==> flow/design.v <==
module dig(
    input wire clk,         
    input wire OUT_COMP,    
    output logic reset,     
    output logic [8:0] b,  
	output logic [8:0] c   
);
  typedef enum logic [1:0] {
      IDLE = 2'b00,     
      DISCHARGING = 2'b01,
      COUNTING = 2'b10,  
      DONE = 2'b11       
  } state_t;
  state_t state, next_state;   
  logic [8:0] counter = 0;         
  logic [4:0] reset_high_delay;
  logic [4:0] reset_low_delay;
  logic [8:0] b_latched= 0;
  always_ff @(posedge clk) begin
      state <= next_state;   
  end
  always_comb begin
      case (state)
          IDLE: begin
              next_state = DISCHARGING;
          end
          DISCHARGING: begin
              if (reset_high_delay == 15) begin
                  next_state = COUNTING;   
              end else begin
                  next_state = DISCHARGING;   
              end
          end
          COUNTING: begin
              if (OUT_COMP) begin
                  next_state = DONE;   
              end else begin
                  next_state = COUNTING;   
              end
          end
          DONE: begin
              if (reset_low_delay == 10) begin
                  next_state = IDLE;   
              end else begin
                  next_state = DONE;   
              end
          end
          default: begin
              next_state = DISCHARGING;   
          end
      endcase
  end
  always_ff @(posedge clk) begin
      case (state)
          IDLE: begin
              counter <= 0;    
              reset <= 1;      
              reset_high_delay <= 0;
          end
          DISCHARGING: begin
              reset_high_delay <= reset_high_delay + 1;   
          end
          COUNTING: begin
              counter <= counter + 1;   
			  reset <= 0;      
              reset_low_delay <= 0;
          end
          DONE: begin
			  b_latched <= counter;
              reset_low_delay <= reset_low_delay + 1;   
          end
          default: begin
              reset <= 1;      
              reset_high_delay <= 0;
          end
      endcase
  end
  assign b = b_latched;	 
endmodule
# ---- Tool chain data of dig
# Tool output for the design above, in the order of the flow.
# Lines are those of the file above, counted from 1.
# A cell with -- has no value.
dict set report setup {
  top_module {dig}
  clock_port {clk}
  cell_library {sky130hd}
  pvt_corner {tt_025C_1v80}
}

# ---- After elaboration
# Counts by Yosys on the flattened word-level netlist (proc, flatten, opt, wreduce; memories kept). Register bits leave out memories and registers merged into their read ports (data or address). Print and check cells are left out. Cells with the same type and inputs are merged into one.
dict set report bits {
  ff_bits 31
  inputBits 2
  output_inout_bits 19
  wordCells 26
}
dict set report op_classes {
  addsub 3
  eq_ne 5
  mux 8
  n_reduce_logical 4
}
# operator count
set op_table {}
lappend op_table {{parallel mux 5 bit (select 2 bit)} 2}
lappend op_table {{parallel mux 9 bit (select 2 bit)} 1}
lappend op_table {{adder 5 x 1 -> 5 bit (second input constant)} 2}
lappend op_table {{== test 5 x 4 -> 1 bit (second input constant)} 2}
lappend op_table {{adder 9 x 1 -> 9 bit (second input constant)} 1}
lappend op_table {{parallel mux 2 bit (select 4 bit)} 1}
lappend op_table {{nonzero test 2 bit} 3}
lappend op_table {{== test 2 bit (second input constant)} 2}
lappend op_table {{two-way mux 2 bit} 2}
lappend op_table {{== test 2 x 1 -> 1 bit (second input constant)} 1}
lappend op_table {{zero test 2 bit} 1}
lappend op_table {{parallel mux 1 bit (select 2 bit)} 1}
lappend op_table {{two-way mux 1 bit} 1}

# ---- Logic depth
# Yosys ltp: most cells in a row. Word level: on the elaborated netlist, between registers, memories and ports. Mapped: between sequential cells and ports; inverters and the memories' decode and read muxes count.
dict set report depth {
  ltp_word 3
  ABC_AREA 0
  ltp_mapped 5
  ltp_nobuf 5
}

# ---- Mapped cells and area
# Yosys stat after the flow's synthesis: flattened, memories mapped to cells. It holds for the ABC_AREA given above (unset counts as 0); a run with the other value may have another netlist.
# type count type_area_um2
set types {}
lappend types {sky130_fd_sc_hd__edfxtp_1 29 870.835}
lappend types {sky130_fd_sc_hd__buf_4 9 67.565}
lappend types {sky130_fd_sc_hd__ha_1 5 62.56}
lappend types {sky130_fd_sc_hd__nor2_1 14 52.55}
lappend types {sky130_fd_sc_hd__nand3_1 9 45.043}
lappend types {sky130_fd_sc_hd__xor2_1 5 43.792}
lappend types {sky130_fd_sc_hd__dfxtp_1 2 40.038}
lappend types {sky130_fd_sc_hd__xnor2_1 3 26.275}
lappend types {sky130_fd_sc_hd__or3_1 4 25.024}
lappend types {sky130_fd_sc_hd__a21oi_1 4 20.019}
lappend types {sky130_fd_sc_hd__o21ai_0 4 20.019}
lappend types {sky130_fd_sc_hd__inv_1 5 18.768}
lappend types {sky130_fd_sc_hd__nand2_1 5 18.768}
lappend types {sky130_fd_sc_hd__and3_1 2 12.512}
lappend types {sky130_fd_sc_hd__nand4_2 1 12.512}
lappend types {sky130_fd_sc_hd__o221a_2 1 11.261}
lappend types {sky130_fd_sc_hd__a21bo_2 1 10.01}
lappend types {sky130_fd_sc_hd__nor4bb_1 1 10.01}
# Other cell types: 4; their cells: 4.
dict set report mapped {
  mapped_cells 108
  yosys_area_mm2 0.0013851
  seqArea_mm2 0.0009109
  ff_cells 31
  buf_cells 10
}

# ---- Worst setup path after synthesis
# Path of least setup slack by OpenSTA after synthesis, without wires, with an ideal clock, recovery checks aside; 20% of the period is set as input and as output delay. Where synthesis merged equal registers, the netlist keeps one of their names.
dict set report synth_timing {
  path_kind {register to register}
  startpoint {reg reset_high_delay[0]}
  endpoint {reg state[1]}
  clock_period_ps 1990
  setup_ps 115
  t_first_pin_ps 0
  t_arrival_ps 1240
  required_ps 1875
  path_slack_ps 635
  path_delay_ps 1355
  driving_pins 6
  n_path_buf 0
  synth_period_reached_ps 1355
}
# "path_delay_ps" = arrival - input delay + setup time.
# "driving_pins" counts driving pins, that of a launching flip-flop among them; a cell with two outputs on the path counts twice.
# "synth_period_reached_ps" = period - worst setup slack (recovery checks aside). The figure is calculated, with input and output delays left at 20% of the set period.
# The rows between start and end are the longest chain of elaborated cells between them; the timing report does not say that the signal goes this way. Where chains are equally long, one stands for them.
# Each line given opens the expression or statement behind the cell; cells for indexed reads and writes are added by Yosys, which also makes memories of some case tables.
# At most two assigning lines are given for a register; there are more.
dict set report synth_between {
  cell_sequence {sky130_fd_sc_hd__edfxtp_1 sky130_fd_sc_hd__ha_1 sky130_fd_sc_hd__and3_1 sky130_fd_sc_hd__ha_1 sky130_fd_sc_hd__nand3_1 sky130_fd_sc_hd__a21bo_2}
  elab_chain_cells 3
  cells_between 3
  cone_lines 2
  classes_between {eq/ne (1); mux (2)}
}
# item line_no
set synth_lines {}
lappend synth_lines {{start, declared} 16} ;# logic [4:0] reset_high_delay;
lappend synth_lines {{start, assigned} 58} ;# reset_high_delay <= 0;
lappend synth_lines {{start, assigned} 61} ;# reset_high_delay <= reset_high_delay + 1;
lappend synth_lines {{== test 5 x 4 -> 1 bit} 28} ;# if (reset_high_delay == 15) begin
lappend synth_lines {{two-way mux 2 bit} 28}
lappend synth_lines {{parallel mux 2 bit (select 4 bit)} 23} ;# case (state)
lappend synth_lines {{end, assigned} 20} ;# state <= next_state;
lappend synth_lines {{end, declared} 14} ;# state_t state, next_state;

# ---- Worst path after layout
# Path of least setup slack in the final report of stored run 1 (OpenROAD, finished layout, wires in). Where an end is a register, its clock arrival counts in the times.
# The path's times are printed in steps of 10 ps; the period is the one set.
dict set report layout_timing {
  path_kind {register to register}
  startpoint {reg counter[1]}
  endpoint {reg counter[8]}
  clock_period_ps 940
  setup_ps 140
  t_first_pin_ps 270
  t_arrival_ps 1420
  required_ps 1080
  path_slack_ps -340
  driving_pins 5
  n_path_buf 0
}
# The rows between start and end are the longest chain of elaborated cells between them; the timing report does not say that the signal goes this way. Where chains are equally long, one stands for them.
dict set report layout_between {
  cell_sequence {sky130_fd_sc_hd__edfxtp_1 sky130_fd_sc_hd__ha_4 sky130_fd_sc_hd__nand3_2 sky130_fd_sc_hd__or3_1 sky130_fd_sc_hd__a21oi_1}
  elab_chain_cells 2
  cells_between 2
  cone_lines 2
  classes_between {add/sub (1); mux (1)}
}
# item line_no
set layout_lines {}
lappend layout_lines {{start, declared} 15} ;# logic [8:0] counter = 0;
lappend layout_lines {{start, assigned} 56} ;# counter <= 0;
lappend layout_lines {{start, assigned} 64} ;# counter <= counter + 1;
lappend layout_lines {{adder 9 x 1 -> 9 bit} 64}
lappend layout_lines {{parallel mux 9 bit (select 2 bit)} 54} ;# case (state)
lappend layout_lines {{end, assigned} 56}
lappend layout_lines {{end, assigned} 64}
lappend layout_lines {{end, declared} 15}

Stored flow runs of dig (2 of them; Yosys, OpenROAD, sky130hd). They differ in their settings and are not a sequence. Constraints: input delay and output delay 20% of the set period each, output load 0.01 pF.
"period_reached_ps" means the clock period less the worst setup slack. The figure is calculated, with input and output delays left at 20% of the set period.
"worst_path_time_ps": the worst setup path's part of the clock period (all of it between registers, 20% less for each end at a port) less its slack. A launch clock that arrives late makes it longer, a capture clock that arrives late makes it shorter.
"totalPower_uw": no workload was simulated; the value follows from the tool's default switching activity.
"worst_path_time_ps" is given in steps of 10 ps.

[flow] stored run 1: files
==> flow/run.sh <==
#!/bin/bash
# the make line also repeats the synthesis and layout settings of config.mk as NAME=value (left out here)
make -C /OpenROAD-flow-scripts/flow DESIGN_CONFIG=/design/flow/config.mk WORK_HOME=/design/flow/orfs CLKGATE_MAP_FILE= finish
==> flow/config.mk <==
export PLATFORM = sky130hd
export DESIGN_NAME = dig
export DESIGN_NICKNAME = dig
export VERILOG_FILES = /design/flow/design.v
export SDC_FILE = /design/flow/constraint.sdc
export NUM_CORES = 4
export LEC_CHECK = 0
export CAP_MARGIN = 20
export CELL_PAD_IN_SITES_GLOBAL_PLACEMENT = 3
export CORE_MARGIN = 2
export CORE_UTILIZATION = 30
export CTS_CLUSTER_SIZE = 13
export GPL_TIMING_DRIVEN = 0
export PLACE_DENSITY_LB_ADDON = 0.14
export SLEW_MARGIN = 20
==> flow/constraint.sdc <==
create_clock -name core_clock -period 0.94 [get_ports {clk}]
set_input_delay 0.1880 -clock core_clock [delete_from_list [all_inputs] [get_ports {clk}]]
set_output_delay 0.1880 -clock core_clock [all_outputs]
set_load 0.01 [all_outputs]

[flow] stored run 1: metrics
[metrics] finalUtil_frac = 0.476
[metrics] ws_hold_ps = 489
[metrics] die_area_mm2 = 0.0051761
[metrics] period_reached_ps = 1278
[metrics] final_cell_area_mm2 = 0.002102
[metrics] totalPower_uw = 5907
[metrics] worst_path_time_ps = 1280
[metrics] worst_path_kind = register to register
[metrics] worstSetupSlack_ps = -338
[metrics] setupTns_ps = -4757
[metrics] synthesis_area_mm2 = 0.0013851

[flow] stored run 2: files
==> flow/run.sh <==
#!/bin/bash
# the make line also repeats the synthesis and layout settings of config.mk as NAME=value (left out here)
make -C /OpenROAD-flow-scripts/flow DESIGN_CONFIG=/design/flow/config.mk WORK_HOME=/design/flow/orfs CLKGATE_MAP_FILE= finish
==> flow/config.mk <==
export PLATFORM = sky130hd
export DESIGN_NAME = dig
export DESIGN_NICKNAME = dig
export VERILOG_FILES = /design/flow/design.v
export SDC_FILE = /design/flow/constraint.sdc
export NUM_CORES = 4
export LEC_CHECK = 0
export CAP_MARGIN = 25
export CELL_PAD_IN_SITES_GLOBAL_PLACEMENT = 1
export CORE_MARGIN = 2
export CORE_UTILIZATION = 45
export CTS_CLUSTER_SIZE = 21
export PLACE_DENSITY = 0.58
export SETUP_SLACK_MARGIN = 0.06
export SLEW_MARGIN = 20
==> flow/constraint.sdc <==
create_clock -name core_clock -period 1.44 [get_ports {clk}]
set_input_delay 0.2880 -clock core_clock [delete_from_list [all_inputs] [get_ports {clk}]]
set_output_delay 0.2880 -clock core_clock [all_outputs]
set_load 0.01 [all_outputs]

[flow] stored run 2: metrics
[metrics] die_area_mm2 = 0.0035379
[metrics] totalPower_uw = 3073
[metrics] synthesis_area_mm2 = 0.0013851
[metrics] final_cell_area_mm2 = 0.0016553
[metrics] finalUtil_frac = 0.556
[metrics] setupTns_ps = 0
[metrics] worstSetupSlack_ps = 84
[metrics] ws_hold_ps = 492
[metrics] worst_path_time_ps = 1360
[metrics] worst_path_kind = register to register
[metrics] period_reached_ps = 1356
